==> flow/design.v <==
module IF(
  input Branch_abs,			 
  input ALU_zero,
  input [7:0] Target,
  input Init,
  input Halt,
  input CLK,
  output logic[15:0] PC
  );
  always_ff @(posedge CLK)
	if(Init)
	  PC <= 0;
	else if(Halt)
	  PC <= PC;
	else if(Branch_abs)	     
	  PC <= Target;  
	else
	  PC <= PC+1;		   
endmodule
# [Reports on IF]
# The steps from the RTL of IF to its reports follow in flow order.
# Lines are those of the file above, counted from 1.
# Operators carry their Yosys type and port widths (W data, S select, Z words).
# A cell with n/a has no value.
[setup] top_module="IF" clock="CLK" cell_library="sky130hd" lib_corner="tt_025C_1v80"

# [Elaborated design]
# Counts by Yosys on the flattened word-level netlist (proc, flatten, opt, wreduce; memories kept). Register bits leave out memories and registers merged into their read ports (data or address); mux counts leave out enables and synchronous resets folded into registers. Print and check cells are left out. Cells with the same type and inputs are merged into one.
[classes] n_addsub=1 mux=1
[op_table] op="$add A16 B1 Y16 const B" count=1
[op_table] op="$mux W16" count=1
[word_totals] ff_bits=16 input_bits=13 output_inout_bits=16 word_cells=3

# [Longest topological paths]
# Depth = most cells in a row (Yosys ltp): at word level without a register or memory, in the mapped netlist without a sequential cell, where the memories' decode and read muxes count.
[logic_depth] ltp_word=2 ABC_AREA=1 mapped_depth=8 ltp_nobuf=8

# [After synthesis]
# The flow's flattened synthesis, as Yosys stat reports it; memories are mapped. The netlist is that of the ABC_AREA named above (0 if unset); the other value can give another one.
[synth_totals] stdcells=146 yosys_area_um2=933.4 sequential_area_um2=320.3 ff_cells=16 n_buf=3
[by_type] cell_type="sky130_fd_sc_hd__dfxtp_1" count=16 type_area_um2=320.307
[by_type] cell_type="sky130_fd_sc_hd__nand2_1" count=31 type_area_um2=116.362
[by_type] cell_type="sky130_fd_sc_hd__nor2_1" count=23 type_area_um2=86.333
[by_type] cell_type="sky130_fd_sc_hd__inv_1" count=18 type_area_um2=67.565
[by_type] cell_type="sky130_fd_sc_hd__a21oi_1" count=13 type_area_um2=65.062
[by_type] cell_type="sky130_fd_sc_hd__nand3_1" count=12 type_area_um2=60.058
[by_type] cell_type="sky130_fd_sc_hd__nor3_1" count=7 type_area_um2=35.034
[by_type] cell_type="sky130_fd_sc_hd__o21ai_0" count=6 type_area_um2=30.029
[by_type] cell_type="sky130_fd_sc_hd__nand3_2" count=2 type_area_um2=20.019
[by_type] cell_type="sky130_fd_sc_hd__nor3_4" count=1 type_area_um2=16.266
[by_type] cell_type="sky130_fd_sc_hd__o211ai_1" count=2 type_area_um2=15.014
[by_type] cell_type="sky130_fd_sc_hd__o21a_1" count=2 type_area_um2=15.014
[by_type] cell_type="sky130_fd_sc_hd__ha_1" count=1 type_area_um2=12.512
[by_type] cell_type="sky130_fd_sc_hd__nor2_2" count=2 type_area_um2=12.512
[by_type] cell_type="sky130_fd_sc_hd__xor2_1" count=1 type_area_um2=8.758
[by_type] cell_type="sky130_fd_sc_hd__a211oi_1" count=1 type_area_um2=7.507
[by_type] cell_type="sky130_fd_sc_hd__buf_4" count=1 type_area_um2=7.507
[by_type] cell_type="sky130_fd_sc_hd__clkbuf_1" count=2 type_area_um2=7.507
# Other cell types: 5; their cells: 5.

# [Worst setup path after synthesis]
# Source: OpenSTA report_checks on the synthesized netlist (no wires, ideal clock, input and output delay 20% of the period each), path of least setup slack; recovery checks are left aside. Register names are those of the netlist, which keeps one name where synthesis merged equal registers.
[synth_timing] path_kind="register -> register" from="reg PC[0]" to="reg PC[10]" tclk_ns=1.59 setup_ns=0.117 launch_ns=0.000 t_arrival_ns=1.262 required_time_ns=1.473 slack_ns=0.212 path_delay_ns=1.379 driving_pins=7 path_buffers=0 period_less_setup_slack_ns=1.378
# "path_delay_ns" = arrival - input delay + setup time.
# "driving_pins": output pins that drive a net of the path, with the launching flip-flop's if there is one; two outputs of one cell count as two.
# "period_less_setup_slack_ns" is the clock period less the worst setup slack; recovery checks do not enter. This is arithmetic on one report: input and output delays are still those of the set period (20% each).
# Between the ends stands the longest chain of elaborated cells between them, by number of cells; it is not shown to be the way that was timed. Of several equally long chains one is given.
# A line is the first line of the expression or statement that the cell stems from. Yosys adds cells for indexed reads and writes and turns some case tables into memories.
# A register here has more assigning lines than the two given.
[synth_via] path_cell_list="sky130_fd_sc_hd__dfxtp_1 -> sky130_fd_sc_hd__ha_1 -> sky130_fd_sc_hd__nand2_1 -> sky130_fd_sc_hd__nor3_4 -> sky130_fd_sc_hd__nand2_2 -> sky130_fd_sc_hd__nor3_1 -> sky130_fd_sc_hd__nor2_1" elab_chain_len=2 cone_cells=2 cone_lines=2 classes_between="1 x add/sub; 1 x mux"
[synth_rtl] element="start, declared" line_no=8 rtl="output logic[15:0] PC"
[synth_rtl] element="start, assigned" line_no=16
[synth_rtl] element="start, assigned" line_no=18 rtl="PC <= PC+1;"
[synth_rtl] element="$add A16 B1 Y16" line_no=18
[synth_rtl] element="$mux W16" line_no=15 rtl="else if(Branch_abs)"
[synth_rtl] element="end, assigned" line_no=16
[synth_rtl] element="end, assigned" line_no=18
[synth_rtl] element="end, declared" line_no=8

# [Path in the finished layout]
# From the final timing report of run A: the path of least setup slack in the routed layout; clock arrival at registers is part of the times.
[layout_timing] path_kind="register -> register" from="reg PC[0]" to="reg PC[10]" tclk_ns=1.37 setup_ns=0.10 launch_ns=0.25 t_arrival_ns=1.38 required_time_ns=1.52 slack_ns=0.14 driving_pins=8 path_buffers=1
# Between the ends stands the longest chain of elaborated cells between them, by number of cells; it is not shown to be the way that was timed. Of several equally long chains one is given.
# A register here has more assigning lines than the two given.
[layout_via] path_cell_list="sky130_fd_sc_hd__dfxtp_4 -> sky130_fd_sc_hd__ha_4 -> sky130_fd_sc_hd__nand2_4 -> sky130_fd_sc_hd__nor3_4 -> sky130_fd_sc_hd__buf_6 -> sky130_fd_sc_hd__nand2_4 -> sky130_fd_sc_hd__nor3_2 -> sky130_fd_sc_hd__nor2_1" elab_chain_len=2 cone_cells=2 cone_lines=2 classes_between="1 x add/sub; 1 x mux"
[layout_rtl] element="start, declared" line_no=8 rtl="output logic[15:0] PC"
[layout_rtl] element="start, assigned" line_no=16
[layout_rtl] element="start, assigned" line_no=18 rtl="PC <= PC+1;"
[layout_rtl] element="$add A16 B1 Y16" line_no=18
[layout_rtl] element="$mux W16" line_no=15 rtl="else if(Branch_abs)"
[layout_rtl] element="end, assigned" line_no=16
[layout_rtl] element="end, assigned" line_no=18
[layout_rtl] element="end, declared" line_no=8

Wiki page: IF / flow data

Design IF on sky130hd. What follows are 2 stored runs of the flow, each under its own settings; their order means nothing. The constraints put input and output delay at 20% of the set period each and load the outputs with 0.01 pF.
"achieved clock period" = clock period - worst setup slack. The figure is calculated, with input and output delays left at 20% of the set period.
"worst setup path time" means the part of the period allowed to the worst setup path (the constraints hold back 20% at inputs and 20% at outputs) less its slack; where the path has registers, the arrival times of their clocks count too.
"power" rests on the timing tool's default activity at the inputs, not on a simulated workload.
[run A] settings: period_ns=1.37, CORE_UTILIZATION=24, SETUP_SLACK_MARGIN=0.38, HOLD_SLACK_MARGIN=-0.05, ABC_AREA=1, CTS_CLUSTER_SIZE=76, CAP_MARGIN=20, CORE_MARGIN=2, SLEW_MARGIN=20
[run A] result: chip area after synthesis (Yosys) 933.4 sq um, die area 4404.3 sq um, utilization 47.9%, worst setup slack after layout 0.137 ns, total negative slack 0.000 ns, worst hold slack 0.320 ns, power 1171 uW, achieved clock period 1.233 ns, worst setup path time 1.23 ns, worst setup path kind register -> register
[run B] settings: period_ns=2.61, CORE_UTILIZATION=55, PLACE_DENSITY=0.63, CORE_ASPECT_RATIO=0.56, CELL_PAD_IN_SITES_GLOBAL_PLACEMENT=2, TNS_END_PERCENT=20, GPL_TIMING_DRIVEN=0, CTS_CLUSTER_SIZE=73, MIN_ROUTING_LAYER=met1, MAX_ROUTING_LAYER=met5, CAP_MARGIN=20, CORE_MARGIN=2, SLEW_MARGIN=20
[run B] result: did not finish, placement stopped with GPL-0301
