==> flow/design.v <==
module reg_file #(parameter W=8, D=4)(
  input           CLK,
                  write_en,
  input  [ D-1:0] raddrA,
                  waddr,
  input  [ W-1:0] data_in,
  output [ W-1:0] data_outA,
  output logic [W-1:0] data_outB
    );
logic [W-1:0] registers[2**D];	   
assign  data_outA = raddrA? registers[raddrA] : '0;	  
always_comb data_outB = raddrB? registers[raddrB] : 'b0;
always_ff @ (posedge CLK)
  if (write_en && waddr)
    registers[waddr] <= data_in;
endmodule
# Step by step through the tools: reg_file
# The steps from the RTL of reg_file to its reports follow in flow order.
# Lines are those of the file above, counted from 1.
# Cell names lack the library's common part.
inputs:
  top: "reg_file"
  clock_port: "CLK"
  lib: "sky130hd"
  lib_corner: "tt_025C_1v80"

# Word-level counts
# Yosys after proc, flatten, opt, wreduce and memory -nomap, before mapping. Enables and synchronous resets that opt folds into registers are not counted as muxes. Memory bits, and registers merged into a memory's read port (data or address), are not among the register bits. Print and check cells are not counted. Equal cells are merged and count once.
# Yosys's memory passes give these memory sizes; they may raise the number of words (mostly to a power of two), join words into wider ones and drop unused or constant bits.
classes:
  mux: 5
  n_reduce_logical: 2
ops:
  columns: ["op", "n"]
  rows:
  - ["8-bit 2-to-1 mux", 3]
  - ["1-bit by 4-bit logical AND with 1-bit output", 1]
  - ["4-bit nonzero test", 1]
  - ["4-bit 2-to-1 mux", 1]
  - ["1-bit 2-to-1 mux", 1]
word_totals:
  reg_bits: 0
  mem_bits_rw: 128
  n_memories: 1
  in_bits: 18
  out_inout_bits: 16
  word_cells: 8
mem_list:
  columns: ["memory", "words", "width", "rd", "wr", "line_no", "text"]
  rows:
  - ["registers", 16, 8, 2, 1, 10, "logic [W-1:0] registers[2**D];"]

# Longest topological paths
# Longest topological path by Yosys (ltp), each cell counted once; first at word level (registers and memories cut), then after technology mapping (sequential cells cut; the memories' decode and read muxes count).
logic_depth:
  depth_word: 2
  ABC_AREA: 0
  ltp_mapped: 7
  mapped_depth_nobuf: 4

# Netlist
# Yosys stat after the flow's synthesis: flattened, memories mapped to cells. It holds for the ABC_AREA given above (unset counts as 0); a run with the other value may have another netlist.
# Totals and module areas in this step are rounded.
mapped:
  stdcells: 238
  yosys_area_mm2: 0.004898
  seqArea_mm2: 0.003633
  ff_cells: 121
  n_buf: 19
types:
  columns: ["type", "n", "area_total_um2"]
  rows:
  - ["edfxtp_1", 121, 3.63E+03]
  - ["mux4_2", 13, 292.781]
  - ["mux4_1", 11, 289.027]
  - ["mux2_2", 9, 101.347]
  - ["a221oi_1", 7, 61.309]
  - ["buf_4", 8, 60.058]
  - ["nor2_1", 12, 45.043]
  - ["a221o_1", 4, 40.038]
  - ["buf_12", 2, 40.038]
  - ["nor3_1", 8, 40.038]
  - ["buf_6", 3, 33.782]
  - ["nor2b_1", 5, 31.28]
  - ["and3b_1", 3, 26.275]
  - ["a22oi_1", 3, 22.522]
  - ["buf_2", 3, 15.014]
  - ["nand3b_1", 2, 15.014]
  - ["and2_1", 2, 12.512]
  - ["nand2b_1", 2, 12.512]
# Other cell types: 18; their cells: 20.

# Timing after synthesis
# Source: OpenSTA report_checks on the synthesized netlist (no wires, ideal clock, input and output delay 20% of the period each), path of least setup slack; recovery checks are left aside. Register names are those of the netlist, which keeps one name where synthesis merged equal registers.
synth_timing:
  kind: "input to output"
  start: "input raddrA[0]"
  end: "output data_outA[5]"
  clock_period_ns: 2.41
  in_delay_ns: 0.482
  out_delay_ns: 0.482
  launch_ns: 0.482
  arrival_time_ns: 1.749
  t_required_ns: 1.928
  setup_slack_ns: 0.179
  path_delay_ns: 1.267
  stages: 6
  path_buffers: 3
  synth_period_reached_ns: 2.231
# "path_delay_ns" is the arrival time less input delay plus setup time.
# A path that ends at an output port has no setup time.
# "stages" counts driving pins, that of a launching flip-flop among them; a cell with two outputs on the path counts twice.
# "synth_period_reached_ns" = period - worst setup slack (recovery checks aside). The figure is calculated, with input and output delays left at 20% of the set period.
# The rows between start and end are the longest chain of elaborated cells between them; the timing report does not say that the signal goes this way. Where chains are equally long, one stands for them.
# A line is the first line of the expression or statement that the cell stems from. Yosys adds cells for indexed reads and writes and turns some case tables into memories.
# The chain passes a memory read, where the word-level depth is cut; so it can be longer than that depth.
synth_via:
  path_cell_list: "buf_6 buf_12 buf_2 mux4_2 a22oi_1 o21ai_0"
  elab_chain_len: 2
  cells_between: 3
  cone_lines: 2
  classes_between: "mux: 1; reduce/logical: 1; memory: 1"
synth_lines:
  columns: ["element", "line_no", "text"]
  rows:
  - ["from (decl)", 4, "input  [ D-1:0] raddrA,"]
  - ["memory read 16 x 8 bit", 10, "logic [W-1:0] registers[2**D];"]
  - ["8-bit 2-to-1 mux", 11, "assign data_outA = raddrA? registers[raddrA] : '0;"]
  - ["to (decl)", 7, "output [ W-1:0] data_outA,"]

# Timing after layout
# From the final timing report of stored run 1: the path of least setup slack in the routed layout; clock arrival at registers is part of the times.
layout_timing:
  kind: "input to output"
  start: "input raddrA[1]"
  end: "output data_outA[0]"
  clock_period_ns: 3.06
  in_delay_ns: 0.61
  out_delay_ns: 0.61
  launch_ns: 0.61
  arrival_time_ns: 2.39
  t_required_ns: 2.45
  setup_slack_ns: 0.06
  stages: 7
  path_buffers: 3
# The rows between start and end are the longest chain of elaborated cells between them; the timing report does not say that the signal goes this way. Where chains are equally long, one stands for them.
# The chain passes a memory read, where the word-level depth is cut; so it can be longer than that depth.
layout_via:
  path_cell_list: "clkdlybuf4s50_1 buf_4 mux4_2 nor2b_1 nor3_1 a221o_1 dlygate4sd2_1"
  elab_chain_len: 2
  cells_between: 3
  cone_lines: 2
  classes_between: "mux: 1; reduce/logical: 1; memory: 1"
layout_lines:
  columns: ["element", "line_no", "text"]
  rows:
  - ["from (decl)", 4, "input  [ D-1:0] raddrA,"]
  - ["memory read 16 x 8 bit", 10, "logic [W-1:0] registers[2**D];"]
  - ["8-bit 2-to-1 mux", 11, "assign data_outA = raddrA? registers[raddrA] : '0;"]
  - ["to (decl)", 7, "output [ W-1:0] data_outA,"]

Add stored flow runs of reg_file

Stored flow runs of reg_file (2 of them; Yosys, OpenROAD, sky130hd). They differ in their settings and are not a sequence. Constraints: input delay and output delay 20% of the set period each, output load 0.01 pF.
By "achievedPeriod_ns" is meant the clock period of the run minus its worst setup slack. This is arithmetic on one report: input and output delays are still those of the set period (20% each).
"worst_path_ns" = time allowed to the worst setup path (clock period - input delay - output delay, where it has them) - its slack; a late launch clock adds to it, a late capture clock takes from it.
"power_uw": no workload was simulated; the value follows from the tool's default switching activity.
The measured numbers are rounded.

--- stored run 1 ---
==> flow/run.sh <==
#!/bin/bash
# the make line also repeats the synthesis and layout settings of config.mk as NAME=value (left out here)
make -C /OpenROAD-flow-scripts/flow DESIGN_CONFIG=/design/flow/config.mk WORK_HOME=/design/flow/orfs CLKGATE_MAP_FILE= finish
==> flow/config.mk <==
export PLATFORM = sky130hd
export DESIGN_NAME = reg_file
export DESIGN_NICKNAME = reg_file
export VERILOG_FILES = /design/flow/design.v
export SDC_FILE = /design/flow/constraint.sdc
export NUM_CORES = 4
export LEC_CHECK = 0
export CAP_MARGIN = 20
export CORE_MARGIN = 2
export CORE_UTILIZATION = 40
export SLEW_MARGIN = 20
==> flow/constraint.sdc <==
create_clock -name core_clock -period 3.06 [get_ports {CLK}]
set_input_delay 0.6120 -clock core_clock [delete_from_list [all_inputs] [get_ports {CLK}]]
set_output_delay 0.6120 -clock core_clock [all_outputs]
set_load 0.01 [all_outputs]

==> results, as YAML <==
results:
  total_die_area_mm2: 0.01315
  worst_path_ns: 1.78
  worstPathKind: "input to output"
  final_cell_area_mm2: 0.006005
  synthArea_mm2: 0.004898
  final_hold_ws_ns: 1.079
  final_setup_tns_ns: 0.000
  utilization_frac: 0.502
  achievedPeriod_ns: 3.003
  power_uw: 3927
  worst_setup_slack_ns: 0.057

--- stored run 2 ---
==> flow/run.sh <==
#!/bin/bash
# the make line also repeats the synthesis and layout settings of config.mk as NAME=value (left out here)
make -C /OpenROAD-flow-scripts/flow DESIGN_CONFIG=/design/flow/config.mk WORK_HOME=/design/flow/orfs CLKGATE_MAP_FILE= finish
==> flow/config.mk <==
export PLATFORM = sky130hd
export DESIGN_NAME = reg_file
export DESIGN_NICKNAME = reg_file
export VERILOG_FILES = /design/flow/design.v
export SDC_FILE = /design/flow/constraint.sdc
export NUM_CORES = 4
export LEC_CHECK = 0
export ABC_AREA = 0
export CAP_MARGIN = 0
export CELL_PAD_IN_SITES_DETAIL_PLACEMENT = 1
export CELL_PAD_IN_SITES_GLOBAL_PLACEMENT = 0
export CORE_ASPECT_RATIO = 0.7
export CORE_MARGIN = 3
export CORE_UTILIZATION = 33
export CTS_CLUSTER_DIAMETER = 196
export MAX_ROUTING_LAYER = met4
export MIN_ROUTING_LAYER = met1
export PLACE_DENSITY_LB_ADDON = 0.16
export SETUP_SLACK_MARGIN = 0.28
export SLEW_MARGIN = 20
export TNS_END_PERCENT = 70
==> flow/constraint.sdc <==
create_clock -name core_clock -period 2.95 [get_ports {CLK}]
set_input_delay 0.5900 -clock core_clock [delete_from_list [all_inputs] [get_ports {CLK}]]
set_output_delay 0.5900 -clock core_clock [all_outputs]
set_load 0.01 [all_outputs]

==> results, as YAML <==
results:
  total_die_area_mm2: 0.01637
  worst_path_ns: 1.48
  worstPathKind: "input to output"
  final_cell_area_mm2: 0.006402
  synthArea_mm2: 0.004898
  final_hold_ws_ns: 1.150
  final_setup_tns_ns: 0.000
  utilization_frac: 0.45
  achievedPeriod_ns: 2.661
  power_uw: 4339
  worst_setup_slack_ns: 0.289
