==> flow/design.v <==
module PrmCtr(
  input init,
        jump_en,		 
		branch_en,		 
		CLK,
  output logic halt,
  output logic[ 9:0] PC);
always @(posedge CLK)
  if(init) begin
    PC <= 0;
	halt <= 0;
  end
  else begin
    if(PC>63)
	  halt <= 1;
	else if(branch_en) 
	  PC <= PC + 7;
    else if(jump_en) begin
	  if(PC>13)
	    PC <= PC - 14;
	  else
	    halt <= 1;      
	end
	else 
	  PC <= PC + 1;
  end
endmodule
* Step by step through the tools: PrmCtr
Tool output for the design above, in the order of the flow.
Lines are those of the file above, counted from 1.
Operators carry their Yosys type and port widths (W data, S select, Z words).
Cell names lack the library's common part.
The mark -- stands for no value.
- Design top :: PrmCtr
- Clock :: CLK
- Library :: sky130hd
- Timing corner :: tt_025C_1v80

* Word-level counts
Source: Yosys, flattened and elaborated, memories not mapped. Widths are those after wreduce. Registers that Yosys merges into a memory's read port (data or address) are not register bits. Print and check cells do not count. Equal cells are merged and count once.
- Input bits :: 4
- Cells after elaboration :: 21
- Bits in registers :: 11
- Output and inout port bits :: 11
- Magnitude comparators :: 2
- Multiplexer cells :: 7
- Reduce/logical cells :: 3
- Add/sub/neg operators :: 3
- Equality and inequality tests :: 3
- Bitwise logic cells :: 1
** Operators with widths (number)
- $mux W10 :: 3
- $add A10 B1 Y10 const B :: 1
- $add A10 B3 Y10 const B :: 1
- $sub A10 B4 Y10 const B :: 1
- $gt A10 B4 Y1 const B :: 1
- $gt A10 B6 Y1 const B :: 1
- $mux W1 :: 4
- $ne A3 B1 Y1 const B :: 1
- $reduce_and A3 Y1 :: 1
- $ne A2 B1 Y1 const B :: 1
- $ne A2 B2 Y1 const B :: 1
- $reduce_and A2 Y1 :: 1
- $reduce_bool A2 Y1 :: 1
- $not A1 Y1 :: 1

* Logic depth
Yosys ltp: most cells in a row. Word level: on the elaborated netlist, between registers, memories and ports. Mapped: between sequential cells and ports; inverters and the memories' decode and read muxes count.
- Depth after elaboration :: 5
- ABC_AREA :: 0
- Depth in mapped cells :: 7
- Gate-level depth less buffers :: 6

* Mapped cells and area
Source: synth_stat.txt of the flow (Yosys; design flattened, memories mapped). It holds for the ABC_AREA given above (unset counts as 0); a run with the other value may have another netlist.
- Flip-flops :: 11
- Standard cells after synthesis :: 101
- Sequential area :: 220.2 µm²
- Buffer cells :: 4
- Synthesis area :: 805.8 µm²
** Cell types
- dfxtp_1 :: number 11, total area 220.211 µm²
- ha_1 :: number 6, total area 75.072 µm²
- nor2_1 :: number 13, total area 48.797 µm²
- a21oi_1 :: number 8, total area 40.038 µm²
- inv_1 :: number 10, total area 37.536 µm²
- o21ai_0 :: number 6, total area 30.029 µm²
- nor2b_1 :: number 4, total area 25.024 µm²
- nand4_1 :: number 3, total area 18.768 µm²
- a221oi_1 :: number 2, total area 17.517 µm²
- a21o_1 :: number 2, total area 15.014 µm²
- mux2_4 :: number 1, total area 15.014 µm²
- nand2_1 :: number 4, total area 15.014 µm²
- or4b_4 :: number 1, total area 13.763 µm²
- a31oi_1 :: number 2, total area 12.512 µm²
- and4bb_2 :: number 1, total area 12.512 µm²
- nor4_2 :: number 1, total area 12.512 µm²
- o22ai_1 :: number 2, total area 12.512 µm²
- a2111o_1 :: number 1, total area 11.261 µm²
Not listed: further types 21, cells in them 23.

* Worst setup path after synthesis
OpenSTA on the mapped netlist: ideal clock, no wires. The path of least setup slack (recovery checks aside). Input and output delay are each 20% of the period. Register names are those of the netlist, which keeps one name where synthesis merged equal registers.
- Kind :: reg2reg
- Start :: reg PC[1]
- End :: reg PC[3]
- Setup time :: 0.070 ns
- Clock period :: 2.02 ns
- Arrival time :: 1.833 ns
- Stages :: 7
- Buffers on the path :: 0
- Required time :: 1.950 ns
- Path slack :: 0.116 ns
- Path delay :: 1.903 ns
- Launch time at the first pin :: 0.000 ns
- Synthesis period reached :: 1.904 ns
"path delay" = arrival - input delay + setup time.
"stages" counts driving pins, that of a launching flip-flop among them; a cell with two outputs on the path counts twice.
"synthesis period reached" is the clock period less the worst setup slack; recovery checks do not enter. This is arithmetic on one report: input and output delays are still those of the set period (20% each).
The rows between start and end are the longest chain of elaborated cells between them; the timing report does not say that the signal goes this way. Where chains are equally long, one stands for them.
Each line given opens the expression or statement behind the cell; cells for indexed reads and writes are added by Yosys, which also makes memories of some case tables.
A register here has more assigning lines than the two given.
- Cell sequence :: dfxtp_1 inv_1 ha_1 and4bb_2 o21ai_2 or4b_1 a21oi_1
- Cells in the longest elaborated chain :: 4
- Elaborated cells on any way between the ends :: 11
- Source lines of those cells :: 7
- Those cells by class :: 3 x add/sub; 2 x compare; 1 x eq/ne; 3 x mux; 1 x logic; 1 x reduce/logical
** Ends and longest elaborated chain, after synthesis
- from (decl) :: RTL line 7 : output logic[ 9:0] PC);
- from (assign) :: RTL line 17 : PC <= PC + 7;
- from (assign) :: RTL line 20 : PC <= PC - 14;
- $sub A10 B4 Y10 :: RTL line 20
- $mux W10 :: RTL line 19 : if(PC>13)
- $mux W10 :: RTL line 18 : else if(jump_en) begin
- $mux W10 :: RTL line 16 : else if(branch_en)
- to (assign) :: RTL line 17
- to (assign) :: RTL line 20
- to (decl) :: RTL line 7

* Worst path after layout
From the final timing report of record 2: the path of least setup slack in the routed layout; clock arrival at registers is part of the times.
- Kind :: reg2reg
- Start :: reg PC[0]
- End :: reg PC[3]
- Clock period :: 1.36 ns
- Required time :: 1.56 ns
- Buffers on the path :: 1
- Stages :: 8
- Launch time at the first pin :: 0.27 ns
- Path slack :: -0.41 ns
- Arrival time :: 1.97 ns
- Setup time :: 0.07 ns
The rows between start and end are the longest chain of elaborated cells between them; the timing report does not say that the signal goes this way. Where chains are equally long, one stands for them.
A register here has more assigning lines than the two given.
- Cell sequence :: dfxtp_4 inv_4 ha_4 and4bb_2 o21ai_4 buf_6 or4b_1 a21oi_1
- Cells in the longest elaborated chain :: 4
- Elaborated cells on any way between the ends :: 11
- Source lines of those cells :: 7
- Those cells by class :: 3 x add/sub; 2 x compare; 1 x eq/ne; 3 x mux; 1 x logic; 1 x reduce/logical
** Ends and longest elaborated chain, after layout
- from (decl) :: RTL line 7 : output logic[ 9:0] PC);
- from (assign) :: RTL line 17 : PC <= PC + 7;
- from (assign) :: RTL line 20 : PC <= PC - 14;
- $sub A10 B4 Y10 :: RTL line 20
- $mux W10 :: RTL line 19 : if(PC>13)
- $mux W10 :: RTL line 18 : else if(jump_en) begin
- $mux W10 :: RTL line 16 : else if(branch_en)
- to (assign) :: RTL line 17
- to (assign) :: RTL line 20
- to (decl) :: RTL line 7

Subject: flow runs of PrmCtr

Hi,

Settings and measured results of 2 stored flow runs for module PrmCtr (sky130hd), not sorted in any way. The constraints put input and output delay at 20% of the set period each and load the outputs with 0.01 pF.
"clock period achieved": clock period set for the run, less the worst setup slack. It is reckoned from that one timing run; input and output delays stay at 20% of the period that was set.
"critical path time" means the part of the period allowed to the worst setup path (the constraints hold back 20% at inputs and 20% at outputs) less its slack; where the path has registers, the arrival times of their clocks count too.
"power" rests on the timing tool's default activity at the inputs, not on a simulated workload.

** Record 1
- Settings :: period_ns=1.89; CORE_UTILIZATION=59; SETUP_SLACK_MARGIN=0.37; PLACE_DENSITY_LB_ADDON=0.28; CELL_PAD_IN_SITES_DETAIL_PLACEMENT=2; GPL_TIMING_DRIVEN=0; CTS_CLUSTER_DIAMETER=159; CAP_MARGIN=40; CORE_MARGIN=2; SLEW_MARGIN=20
- Outcome :: not finished: placement ended with error DPL-0033

** Record 2
- Settings :: period_ns=1.36; CORE_UTILIZATION=39; SETUP_SLACK_MARGIN=0.13; PLACE_DENSITY_LB_ADDON=0.13; CAP_MARGIN=20; CORE_MARGIN=2; SLEW_MARGIN=20
- Critical path time :: 1.77 ns
- Kind of the worst setup path :: reg2reg
- Overall die area :: 2445.8 µm²
- Power :: 0.00186 W
- Standard-cell area of the final layout :: 1391.3 µm²
- Clock period achieved :: 1.771 ns
- Final design utilization :: 70.9 %
- Yosys chip area after synthesis :: 805.8 µm²
- Total negative setup slack :: -2.944 ns
- Setup slack of the worst path :: -0.411 ns

Regards
